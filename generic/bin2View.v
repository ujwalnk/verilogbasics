==> flow/design.v <==
`timescale 1ns / 1ps
module bin2View(dispEn, outDisp, inBin, inClk);
    output reg [7:0] outDisp;
    input [13:0] inBin;
    input inClk;
    reg [15:0] bcd;
    output reg [3:0] dispEn;   
    integer i;
    reg [19:0] refreshCounter=20'd0;
    reg [1:0] ledActivatePin;
    always @(inBin) begin
        bcd=0;		 	
        for (i=0;i<14;i=i+1) begin					 
            if (bcd[3:0] >= 5) bcd[3:0] = bcd[3:0] + 3;		 
            if (bcd[7:4] >= 5) bcd[7:4] = bcd[7:4] + 3;
            if (bcd[11:8] >= 5) bcd[11:8] = bcd[11:8] + 3;
            if (bcd[15:12] >= 5) bcd[15:12] = bcd[15:12] + 3;
            bcd = {bcd[14:0],inBin[13-i]};				 
        end
end
    always @(posedge inClk)
    begin 
        refreshCounter <= refreshCounter + 1;
        ledActivatePin <= refreshCounter[19:18];
        case (ledActivatePin)
            2'b00: begin
                dispEn = 4'b1110;
                case(bcd[3:0])    
                    4'b0001: outDisp = 8'b11111001;  
                    4'b0010: outDisp = 8'b10100100;  
                    4'b0011: outDisp = 8'b10110000;  
                    4'b0100: outDisp = 8'b10011001;  
                    4'b0101: outDisp = 8'b10010010;  
                    4'b0110: outDisp = 8'b10000010;  
                    4'b0111: outDisp = 8'b11111000;  
                    4'b1000: outDisp = 8'b10000000;  
                    4'b1001: outDisp = 8'b10010000;  
                    default: outDisp = 8'b11000000;  
            endcase
            end
            2'b01: begin
                dispEn = 4'b1101;
                case(bcd[7:4])    
                    4'b0000: outDisp = 8'b11111111;  
                    4'b0001: outDisp = 8'b11111001;  
                    4'b0010: outDisp = 8'b10100100;  
                    4'b0011: outDisp = 8'b10110000;  
                    4'b0100: outDisp = 8'b10011001;  
                    4'b0101: outDisp = 8'b10010010;  
                    4'b0110: outDisp = 8'b10000010;  
                    4'b0111: outDisp = 8'b11111000;  
                    4'b1000: outDisp = 8'b10000000;  
                    4'b1001: outDisp = 8'b10010000;  
                    4'b0000: outDisp = 8'b11000000;  
                    default: outDisp = 8'b11111111;  
            endcase
            end
            2'b10: begin
                dispEn = 4'b1011;
                case(bcd[11:8])    
                    4'b0001: outDisp = 8'b11111001;  
                    4'b0010: outDisp = 8'b10100100;  
                    4'b0011: outDisp = 8'b10110000;  
                    4'b0100: outDisp = 8'b10011001;  
                    4'b0101: outDisp = 8'b10010010;  
                    4'b0110: outDisp = 8'b10000010;  
                    4'b0111: outDisp = 8'b11111000;  
                    4'b1000: outDisp = 8'b10000000;  
                    4'b1001: outDisp = 8'b10010000;  
                    4'b0000: outDisp = 8'b11000000;  
                    default: outDisp = 8'b11111111;  
            endcase
            end
            2'b11: begin
                dispEn = 4'b0111;
                case(bcd[15:12])    
                    4'b0001: outDisp = 8'b11111001;  
                    4'b0010: outDisp = 8'b10100100;  
                    4'b0011: outDisp = 8'b10110000;  
                    4'b0100: outDisp = 8'b10011001;  
                    4'b0101: outDisp = 8'b10010010;  
                    4'b0110: outDisp = 8'b10000010;  
                    4'b0111: outDisp = 8'b11111000;  
                    4'b1000: outDisp = 8'b10000000;  
                    4'b1001: outDisp = 8'b10010000;  
                    4'b0000: outDisp = 8'b11000000;  
                    default: outDisp = 8'b11111111;  
            endcase
            end
        endcase
    end 
endmodule
* From RTL to reports: bin2View
Tool output for the design above, in the order of the flow.
Lines are those of the file above, counted from 1.
Operators: Yosys type, input widths -> output width; for muxes data width and select width s.
Cell names lack the library's common part.
Not given: n/a
- Top :: bin2View
- Clock port :: inClk
- Cell library :: sky130hd
- Corner :: tt_025C_1v80

* After elaboration
Yosys after proc, flatten, opt, wreduce and memory -nomap, before mapping. Enables and synchronous resets that opt folds into registers are not counted as muxes. Memory bits, and registers merged into a memory's read port (data or address), are not among the register bits. Print and check cells are not counted.
Yosys's memory passes give these memory sizes; they may raise the number of words (mostly to a power of two), join words into wider ones and drop unused or constant bits.
- Output and inout port bits :: 12
- Elaborated cells :: 153
- Bits in registers :: 34
- Bits in read-only memories :: 448
- Input port bits :: 15
- Memories kept :: 4
- Multiplexer cells :: 48
- Order comparisons :: 46
- Equality and inequality tests :: 3
- Add/sub/neg operators :: 47
- Reduce/logical cells :: 1
** Memories
- (name not given) :: depth 16, bits a word 7, read ports 1, wr ports 0, RTL line 28 : case(bcd[3:0])
- (name not given) :: depth 16, bits a word 7, read ports 1, wr ports 0, RTL line 43 : case(bcd[7:4])
- (name not given) :: depth 16, bits a word 7, read ports 1, wr ports 0, RTL line 60 : case(bcd[11:8])
- (name not given) :: depth 16, bits a word 7, read ports 1, wr ports 0, RTL line 76 : case(bcd[15:12])
** Operators with widths (number)
- $ge 4x3->1 const B :: 42
- $add 4x2->4 const B :: 33
- $mux 4 :: 33
- $mux 3 :: 13
- $pmux 8 s4 :: 1
- $add 3x2->3 const B :: 9
- $add 20x1->20 const B :: 1
- $pmux 4 s4 :: 1
- $add 1x2->3 const AB :: 3
- $ge 1x3->1 const AB :: 3
- $eq 2x2->1 const B :: 2
- $add 1x2->3 const B :: 1
- $ge 1x3->1 const B :: 1
- $eq 2x1->1 const B :: 1
- $logic_not 2->1 :: 1

* Depth
Longest topological path by Yosys (ltp), each cell counted once; first at word level (registers and memories cut), then after technology mapping (sequential cells cut; the memories' decode and read muxes count).
- Depth in word-level cells :: 26
- ABC_AREA :: 0
- Gate-level depth with buffers :: 59

* Mapped cells and area
The flow's flattened synthesis, as Yosys stat reports it; memories are mapped. The netlist is that of the ABC_AREA named above (0 if unset); the other value can give another one.
- Mapped flip-flops :: 33
- Cell area after synthesis :: 5992.0 µm²
- Buffer cells :: 33
- Cells in the netlist :: 814
- Area of sequential cells :: 660.6 µm²
** Cell types
- dfxtp_1 :: number 33, total area 660.634 µm²
- ha_1 :: number 33, total area 412.896 µm²
- nand2_1 :: number 74, total area 277.766 µm²
- xnor2_1 :: number 28, total area 245.235 µm²
- a21oi_1 :: number 48, total area 240.23 µm²
- nor2_1 :: number 54, total area 202.694 µm²
- o21ai_0 :: number 39, total area 195.187 µm²
- nand3_1 :: number 33, total area 165.158 µm²
- mux2i_1 :: number 15, total area 150.144 µm²
- o211ai_1 :: number 20, total area 150.144 µm²
- mux2_2 :: number 13, total area 146.39 µm²
- inv_1 :: number 36, total area 135.13 µm²
- a21o_1 :: number 12, total area 90.086 µm²
- nor3_1 :: number 18, total area 90.086 µm²
- o31ai_1 :: number 12, total area 90.086 µm²
- a31oi_1 :: number 14, total area 87.584 µm²
- nand4_1 :: number 14, total area 87.584 µm²
- and2_1 :: number 13, total area 81.328 µm²
Other cell types: 88; their cells: 305.

* Timing after synthesis
Path of least setup slack by OpenSTA after synthesis, without wires, with an ideal clock, recovery checks aside; 20% of the period is set as input and as output delay. Where synthesis merged equal registers, the netlist keeps one of their names.
- Path kind :: input to register
- Start :: input inBin[12]
- End :: register outDisp[6]
- Clock period :: 11.6 ns
- Delay of the path :: 9.966 ns
- Arrival :: 12.222 ns
- Slack :: -0.686 ns
- Setup time :: 0.064 ns
- Driving pins on the path :: 58
- Required time :: 11.536 ns
- Synthesis period reached :: 12.286 ns
"delay of the path" is the arrival time less input delay plus setup time.
"driving pins on the path" counts driving pins, that of a launching flip-flop among them; a cell with two outputs on the path counts twice.
"synthesis period reached" = period - worst setup slack (recovery checks aside). The figure is calculated, with input and output delays left at 20% of the set period.
Between the ends stands the longest chain of elaborated cells between them, by number of cells; it is not shown to be the way that was timed. Of several equally long chains one is given.
Each line given opens the expression or statement behind the cell; cells for indexed reads and writes are added by Yosys, which also makes memories of some case tables.
A memory read counts as a cell of the chain, while the word-level depth stops at memories.
A register here has more assigning lines than the two given.
- Cells stage by stage :: inv_1 > ha_1 > o21ai_2 > xnor2_2 > inv_2 > ha_1 > nand2b_1 > a32oi_4 > xnor2_1 > ha_1 > nor2b_1 > nor2_1 > o31ai_1 > nand2_1 > ha_1 > a31oi_1 > nand3_1 > a211o_1 > (+22 left out) > a22oi_1 > ha_1 > buf_1 > nand2_1 > nor2_1 > a21boi_0 > a221oi_1 > o2111a_1 > a22oi_1 > mux2i_1 > ha_1 > inv_1 > a31o_2 > a22oi_1 > o22ai_1 > a21oi_1 > o21ai_0 > nand4_1
- Length of the longest elaborated chain :: 26
** Ends and longest elaborated chain, post-synthesis
- from (decl) :: RTL line 4 : input [13:0] inBin;
- $add 4x2->4 :: RTL line 14 : if (bcd[3:0] >= 5) bcd[3:0] = bcd[3:0] + 3;
- $mux 4 :: RTL line 14
- $ge 4x3->1 :: RTL line 14
- $mux 4 :: RTL line 14
- $ge 4x3->1 :: RTL line 14
- $mux 4 :: RTL line 14
- $ge 4x3->1 :: RTL line 14
- (+12 left out)
- $mux 4 :: RTL line 14
- $add 4x2->4 :: RTL line 15 : if (bcd[7:4] >= 5) bcd[7:4] = bcd[7:4] + 3;
- $mux 4 :: RTL line 15
- $add 4x2->4 :: RTL line 16 : if (bcd[11:8] >= 5) bcd[11:8] = bcd[11:8] + 3;
- $mux 4 :: RTL line 16
- $mem_v2 16x7 :: RTL line 76 : case(bcd[15:12])
- $pmux 8 s4 :: RTL line 25 : case (ledActivatePin)
- to (assign) :: RTL line 29 : 4'b0001: outDisp = 8'b11111001;
- to (assign) :: RTL line 30 : 4'b0010: outDisp = 8'b10100100;
- to (decl) :: RTL line 3 : output reg [7:0] outDisp;

* Worst path after layout
From the final timing report of entry A: the path of least setup slack in the routed layout; clock arrival at registers is part of the times.
- Path kind :: input to register
- Start :: input inBin[12]
- End :: register outDisp[6]
- Clock period :: 7.92 ns
- Required time :: 8.13 ns
- Arrival :: 10.46 ns
- Slack :: -2.32 ns
- Driving pins on the path :: 59
- Setup time :: 0.06 ns
Between the ends stands the longest chain of elaborated cells between them, by number of cells; it is not shown to be the way that was timed. Of several equally long chains one is given.
A memory read counts as a cell of the chain, while the word-level depth stops at memories.
A register here has more assigning lines than the two given.
- Cells stage by stage :: buf_8 > inv_6 > ha_4 > o21ai_4 > xnor2_2 > inv_2 > ha_4 > nand2b_4 > a32oi_4 > xnor2_2 > ha_2 > nor2b_4 > nor2_4 > o31ai_4 > nand2_2 > ha_4 > a31oi_4 > nand3_1 > (+23 left out) > nand2_4 > a22oi_2 > ha_4 > nand2_4 > nor2_4 > a21boi_4 > a221oi_4 > o2111a_1 > a22oi_2 > mux2i_2 > ha_2 > inv_2 > a31o_4 > a22oi_2 > o22ai_2 > a21oi_2 > o21ai_1 > nand4_1
- Length of the longest elaborated chain :: 26
** Ends and longest elaborated chain, post-layout
- from (decl) :: RTL line 4 : input [13:0] inBin;
- $add 4x2->4 :: RTL line 14 : if (bcd[3:0] >= 5) bcd[3:0] = bcd[3:0] + 3;
- $mux 4 :: RTL line 14
- $ge 4x3->1 :: RTL line 14
- $mux 4 :: RTL line 14
- $ge 4x3->1 :: RTL line 14
- $mux 4 :: RTL line 14
- $ge 4x3->1 :: RTL line 14
- (+12 left out)
- $mux 4 :: RTL line 14
- $add 4x2->4 :: RTL line 15 : if (bcd[7:4] >= 5) bcd[7:4] = bcd[7:4] + 3;
- $mux 4 :: RTL line 15
- $add 4x2->4 :: RTL line 16 : if (bcd[11:8] >= 5) bcd[11:8] = bcd[11:8] + 3;
- $mux 4 :: RTL line 16
- $mem_v2 16x7 :: RTL line 76 : case(bcd[15:12])
- $pmux 8 s4 :: RTL line 25 : case (ledActivatePin)
- to (assign) :: RTL line 29 : 4'b0001: outDisp = 8'b11111001;
- to (assign) :: RTL line 30 : 4'b0010: outDisp = 8'b10100100;
- to (decl) :: RTL line 3 : output reg [7:0] outDisp;

Subject: flow runs of bin2View

Hi,

bin2View through Yosys and OpenROAD on sky130hd: 2 stored runs, unordered, with their settings and measured results. The constraints put input and output delay at 20% of the set period each and load the outputs with 0.01 pF.
"clock period achieved" means the clock period less the worst setup slack. The figure is calculated, with input and output delays left at 20% of the set period.
"time used up by the worst setup path" is the time allowed to the run's worst setup path (the clock period less input and output delay, where it has them) less its slack. Clock arrival times count: a late capture clock shortens it, a late launch clock lengthens it.

** Entry A
- Settings :: period_ns=7.92; CORE_UTILIZATION=25; CELL_PAD_IN_SITES_GLOBAL_PLACEMENT=3; CELL_PAD_IN_SITES_DETAIL_PLACEMENT=2; GPL_ROUTABILITY_DRIVEN=1; CAP_MARGIN=35; SLEW_MARGIN=40; CORE_MARGIN=2
- Full die area :: 25222.2 µm²
- Utilization of the finished layout :: 0.423
- Time used up by the worst setup path :: 8.66 ns
- Critical path type :: input to register
- Setup TNS :: -14.940 ns
- Clock period achieved :: 10.242 ns
- Worst slack on setup checks :: -2.322 ns
- Standard-cell area after layout :: 9935.8 µm²
- Netlist area reported by Yosys :: 5992.0 µm²
- Worst hold slack after layout :: 0.368 ns

** Entry B
- Settings :: period_ns=7.78; CORE_UTILIZATION=39; CORE_MARGIN=10; ABC_AREA=0; GPL_ROUTABILITY_DRIVEN=1; CTS_CLUSTER_SIZE=78; CAP_MARGIN=15; MIN_ROUTING_LAYER=met1; MAX_ROUTING_LAYER=met4; SLEW_MARGIN=20
- Full die area :: 20721.6 µm²
- Utilization of the finished layout :: 0.64
- Time used up by the worst setup path :: 8.45 ns
- Critical path type :: input to register
- Setup TNS :: -14.301 ns
- Clock period achieved :: 10.004 ns
- Worst slack on setup checks :: -2.224 ns
- Standard-cell area after layout :: 9691.8 µm²
- Netlist area reported by Yosys :: 5992.0 µm²
- Worst hold slack after layout :: 0.364 ns

Regards
